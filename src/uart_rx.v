==> flow/design.v <==
module uart_rx #(
    parameter integer CLK_FREQ = 125_000_000,
    parameter integer BAUD     = 115200
)(
    input  wire        clk,
    input  wire        resetn,
    input  wire        rx,           
    output wire [7:0]  rx_data,      
    output wire        rx_ready,     
    input  wire        rx_ack,       
    output reg         err_frame,    
    output reg         err_overrun   
);
    localparam integer BAUD_X16_VAL = CLK_FREQ / (BAUD * 16);
    reg [15:0] tick_cnt;
    wire       s_tick;  
    always @(posedge clk or negedge resetn) begin
        if (!resetn) begin
            tick_cnt <= 0;
        end else begin
            if (tick_cnt >= BAUD_X16_VAL - 1) 
                tick_cnt <= 0;
            else 
                tick_cnt <= tick_cnt + 1;
        end
    end
    assign s_tick = (tick_cnt == BAUD_X16_VAL - 1);
    reg rx_sync0, rx_sync1;  
    always @(posedge clk or negedge resetn) begin
        if (!resetn) begin
            rx_sync0 <= 1'b1;
            rx_sync1 <= 1'b1;
        end else begin
            rx_sync0 <= rx;
            rx_sync1 <= rx_sync0; 
        end
    end
    localparam [1:0] S_IDLE  = 2'b00;
    localparam [1:0] S_START = 2'b01;
    localparam [1:0] S_DATA  = 2'b10;
    localparam [1:0] S_STOP  = 2'b11;
    reg [1:0] state;
    reg [3:0] os_cnt;    
    reg [2:0] n_bits;    
    reg [7:0] rx_shift;
    reg [1:0] vote_sum;  
    reg       final_bit;  
    reg [7:0] buf0, buf1;
    reg       buf0_valid, buf1_valid;
    reg       rx_ready_r;
    assign rx_data  = buf0;
    assign rx_ready = rx_ready_r;
    always @(posedge clk or negedge resetn) begin
        if (!resetn) begin
            state       <= S_IDLE;
            os_cnt      <= 0;
            n_bits      <= 0;
            rx_shift    <= 0;
            err_frame   <= 0;
            err_overrun <= 0;
            buf0        <= 0;
            buf1        <= 0;
            buf0_valid  <= 0;
            buf1_valid  <= 0;
            rx_ready_r  <= 0;
        end else begin
            if (rx_ack && buf0_valid) begin
                if (buf1_valid) begin
                    buf0       <= buf1;
                    buf1_valid <= 0;
                    buf0_valid <= 1; 
                end else begin
                    buf0_valid <= 0;
                end
                err_overrun <= 0; 
            end
            case (state)
                S_IDLE: begin
                    if (rx_sync1 == 1'b0) begin  
                        state  <= S_START;
                        os_cnt <= 0;  
                    end
                end
                S_START: begin
                    if (s_tick) begin                        
                        if (os_cnt == 7 && rx_sync1 != 1'b0) begin
                            state <= S_IDLE;  
                        end 
                        else if (os_cnt == 15) begin
                            state  <= S_DATA;
                            os_cnt <= 0;
                            n_bits <= 0;
                        end 
                        else begin
                            os_cnt <= os_cnt + 1;
                        end
                    end
                end
                S_DATA: begin
                    if (s_tick) begin
                        if (os_cnt < 15) 
                            os_cnt <= os_cnt + 1;
                        else 
                            os_cnt <= 0;
                        if (os_cnt == 7) vote_sum <= {1'b0, rx_sync1};       
                        if (os_cnt == 8) vote_sum <= vote_sum + rx_sync1;    
                        if (os_cnt == 9) begin
                            vote_sum <= vote_sum + rx_sync1;    
                        end
                        if (os_cnt == 15) begin
                            rx_shift <= { (vote_sum >= 2), rx_shift[7:1] };  
                            if (n_bits < 7) begin
                                n_bits <= n_bits + 1;
                            end else begin
                                state <= S_STOP;
                            end
                        end
                    end
                end
                S_STOP: begin
                    if (s_tick) begin
                        if (os_cnt < 15) 
                            os_cnt <= os_cnt + 1;
                        else begin
                            if (rx_sync1 == 1'b0) begin
                                err_frame <= 1'b1;  
                            end else begin
                                err_frame <= 1'b0;  
                            end
                            if (!buf0_valid) begin
                                buf0       <= rx_shift;
                                buf0_valid <= 1;
                            end else if (!buf1_valid) begin
                                buf1       <= rx_shift;
                                buf1_valid <= 1;
                            end else begin
                                err_overrun <= 1'b1;  
                            end
                            state <= S_IDLE; 
                        end
                    end
                end
                default: state <= S_IDLE;
            endcase
            rx_ready_r <= buf0_valid;
        end
    end
endmodule
==> Tool chain data of uart_rx <==
What the tools print for uart_rx, step after step.
Lines are those of the file above, counted from 1.
Cell names lack the library's common part.
{ "inputs": {"top": "uart_rx", "clock": "clk", "lib": "sky130hd", "corner": "tt_025C_1v80"} }

==> Word-level counts <==
Counts by Yosys on the flattened word-level netlist (proc, flatten, opt, wreduce; memories kept). Register bits leave out memories and registers merged into their read ports (data or address). Print and check cells are left out. Cells with the same type and inputs are merged into one.
{ "word_totals": {"regBits": 58, "word_cells": 113} }
{ "classes": {"n_addsub": 4, "compare": 4, "equal": 20, "n_mux": 55, "logic": 2, "reduce_and_logical": 13} }
{ "ops": {"columns": ["cell", "count"], "rows": [
  ["two-way mux 8 bit", 6],
  ["two-way mux 4 bit", 8],
  ["two-way mux 2 bit", 12],
  ["!= test 2 bit with constant B", 11],
  ["two-way mux 1 bit", 19],
  ["two-way mux 3 bit", 6],
  ["adder 16 x 1 -> 16 bit with constant B", 1],
  ["greater-or-equal comparator 16 x 7 -> 1 bit with constant B", 1],
  ["== test 16 x 7 -> 1 bit with constant B", 1],
  ["case mux 4 bit (select 4 bit)", 1],
  ["two-way mux 16 bit", 1],
  ["AND reduction 7 bit", 2],
  ["== test 4 bit with constant B", 3],
  ["AND reduction 9 bit", 1],
  ["case mux 2 bit (select 4 bit)", 1],
  ["AND reduction 3 bit", 2],
  ["case mux 3 bit (select 2 bit)", 1],
  ["AND reduction 5 bit", 1],
  ["== test 2 bit with constant B", 2],
  ["adder 4 x 1 -> 4 bit with constant B", 1],
  ["== test 4 x 3 -> 1 bit with constant B", 1],
  ["< comparator 4 bit with constant B", 1],
  ["AND reduction 4 bit", 1],
  ["nonzero test 4 bit", 1],
  ["adder 3 x 1 -> 3 bit with constant B", 1],
  ["< comparator 3 bit with constant B", 1],
  ["!= test 3 bit with constant B", 1],
  ["nonzero test 3 bit", 1]
]} }
Not listed: further kinds 7, cells in them 9.

==> Logic depth <==
Depth = most cells in a row (Yosys ltp): at word level without a register or memory, in the mapped netlist without a sequential cell, where the memories' decode and read muxes count.
{ "logic_depth": {"depth_word": 7, "ABC_AREA": 0, "ltp_mapped": 8, "depth_no_buf": 7} }

==> Synthesis result <==
Yosys stat after the flow's synthesis: flattened, memories mapped to cells. It holds for the ABC_AREA given above (unset counts as 0); a run with the other value may have another netlist.
Totals and module areas in this step are rounded.
{ "synth_totals": {"mapped_cells": 227, "mapped_area_um2": 2600, "ff_cells": 60} }
{ "types": {"columns": ["cell_type", "count", "type_area_um2"], "rows": [
  ["dfrtp_1", 55, 1376.32],
  ["mux2_2", 16, 180.173],
  ["mux2i_1", 9, 90.086],
  ["ha_1", 7, 87.584],
  ["nor2_1", 23, 86.333],
  ["dfstp_2", 3, 78.826],
  ["a21oi_1", 12, 60.058],
  ["edfxtp_1", 2, 60.058],
  ["nand2_1", 16, 60.058],
  ["o21ai_0", 10, 50.048],
  ["nand3_1", 9, 45.043],
  ["nand4_1", 6, 37.536],
  ["xnor2_1", 4, 35.034],
  ["or4_4", 3, 33.782],
  ["inv_1", 7, 26.275],
  ["and3_1", 4, 25.024],
  ["nor3_1", 4, 20.019],
  ["nor3_2", 2, 20.019]
]} }
Other cell types: 23; their cells: 35.

==> Path before layout <==
Source: OpenSTA report_checks on the synthesized netlist (no wires, ideal clock, input and output delay 20% of the period each), path of least setup slack; recovery checks are left aside. Register names are those of the netlist, which keeps one name where synthesis merged equal registers.
{ "synth_timing": {"kind": "flip-flop to flip-flop", "start": "register tick_cnt[0]", "end": "register os_cnt[3]", "period_ns": 2.29, "setup_ns": 0.119, "t_first_pin_ns": 0.000, "arrival_time_ns": 2.052, "required_time_ns": 2.171, "slack_ns": 0.119, "path_delay_ns": 2.171, "stages": 8, "period_less_setup_slack_ns": 2.171} }
"path_delay_ns" = arrival - input delay + setup time.
"stages" counts driving pins, that of a launching flip-flop among them; a cell with two outputs on the path counts twice.
"period_less_setup_slack_ns" = period - worst setup slack (recovery checks aside). The figure is calculated, with input and output delays left at 20% of the set period.
Between the ends stands the longest chain of elaborated cells between them, by number of cells; it is not shown to be the way that was timed. Of several equally long chains one is given.
A line is the first line of the expression or statement that the cell stems from. Yosys adds cells for indexed reads and writes and turns some case tables into memories.
A register here has more assigning lines than the two given.
{ "synth_via": {"path_cell_list": "dfrtp_1 -> inv_1 -> ha_1 -> or4bb_1 -> or4_4 -> o31a_1 -> nor2_1 -> nor2_1", "elab_chain_len": 3} }
{ "synth_rtl": {"columns": ["item", "line_no", "rtl"], "rows": [
  ["from (decl)", 15, "reg [15:0] tick_cnt;"],
  ["from (assign)", 19, "tick_cnt <= 0;"],
  ["from (assign)", 24, "tick_cnt <= tick_cnt + 1;"],
  ["== test 16 x 7 -> 1 bit", 27, "assign s_tick = (tick_cnt == BAUD_X16_VAL - 1);"],
  ["two-way mux 4 bit", 121, "if (s_tick) begin"],
  ["case mux 4 bit (select 4 bit)", 77, "case (state)"],
  ["to (assign)", 95, "os_cnt <= os_cnt + 1;"],
  ["to (assign)", 102, "os_cnt <= os_cnt + 1;"],
  ["to (decl)", 43, "reg [3:0] os_cnt;"]
]} }

==> Worst path after layout <==
From the final timing report of record 1: the path of least setup slack in the routed layout; clock arrival at registers is part of the times.
{ "layout_timing": {"kind": "flip-flop to flip-flop", "start": "register tick_cnt[0]", "end": "register os_cnt[2]", "period_ns": 2.54, "setup_ns": 0.11, "t_first_pin_ns": 0.33, "arrival_time_ns": 2.57, "required_time_ns": 2.76, "slack_ns": 0.19, "stages": 8} }
Between the ends stands the longest chain of elaborated cells between them, by number of cells; it is not shown to be the way that was timed. Of several equally long chains one is given.
A register here has more assigning lines than the two given.
{ "layout_via": {"path_cell_list": "dfrtp_1 -> inv_1 -> ha_1 -> or4bb_1 -> or4_4 -> nor3_2 -> and3_1 -> o21ai_1", "elab_chain_len": 3} }
{ "layout_rtl": {"columns": ["item", "line_no", "rtl"], "rows": [
  ["from (decl)", 15, "reg [15:0] tick_cnt;"],
  ["from (assign)", 19, "tick_cnt <= 0;"],
  ["from (assign)", 24, "tick_cnt <= tick_cnt + 1;"],
  ["== test 16 x 7 -> 1 bit", 27, "assign s_tick = (tick_cnt == BAUD_X16_VAL - 1);"],
  ["two-way mux 4 bit", 121, "if (s_tick) begin"],
  ["case mux 4 bit (select 4 bit)", 77, "case (state)"],
  ["to (assign)", 95, "os_cnt <= os_cnt + 1;"],
  ["to (assign)", 102, "os_cnt <= os_cnt + 1;"],
  ["to (decl)", 43, "reg [3:0] os_cnt;"]
]} }

Subject: flow runs of uart_rx

Hi,

Below are 2 stored runs of the flow (Yosys, OpenROAD; platform sky130hd) on uart_rx, each with its settings and what was measured, unordered. Constraints: input delay and output delay 20% of the set period each, output load 0.01 pF.
By "design_power_w" is meant OpenSTA's value without simulated activity: inputs other than the clock are taken to toggle once in ten clock periods, and the tool carries that through the logic.
Results are given in rounded form.
[
  {
    "run": "record 1",
    "settings": { "period_ns": 2.54, "CORE_UTILIZATION": 50, "SETUP_SLACK_MARGIN": 0.04, "PLACE_DENSITY_LB_ADDON": 0.06, "CELL_PAD_IN_SITES_GLOBAL_PLACEMENT": 2, "TNS_END_PERCENT": 55, "GPL_ROUTABILITY_DRIVEN": 1, "CTS_CLUSTER_DIAMETER": 29, "CAP_MARGIN": 20, "CORE_MARGIN": 2, "SLEW_MARGIN": 20 },
    "results": { "synthesis_area_um2": 2600, "design.die.area_um2": 5800, "final_stdcell_area_um2": 3100, "finalUtil_pct": 60, "ws_setup_ns": 0.19, "fin_tns_ns": 0.000, "design_power_w": 0.0017 }
  },
  {
    "run": "record 2",
    "settings": { "period_ns": 2.58, "CORE_UTILIZATION": 57, "SETUP_SLACK_MARGIN": 0.59, "PLACE_DENSITY_LB_ADDON": 0.05, "CORE_MARGIN": 7, "CELL_PAD_IN_SITES_GLOBAL_PLACEMENT": 1, "ABC_AREA": 1, "CTS_CLUSTER_SIZE": 48, "CTS_CLUSTER_DIAMETER": 109, "CAP_MARGIN": 20, "SLEW_MARGIN": 20 },
    "results": { "synthesis_area_um2": 2900, "design.die.area_um2": 7300, "final_stdcell_area_um2": 3300, "finalUtil_pct": 69, "ws_setup_ns": 0.74, "fin_tns_ns": 0.000, "design_power_w": 0.0018 }
  }
]

Regards
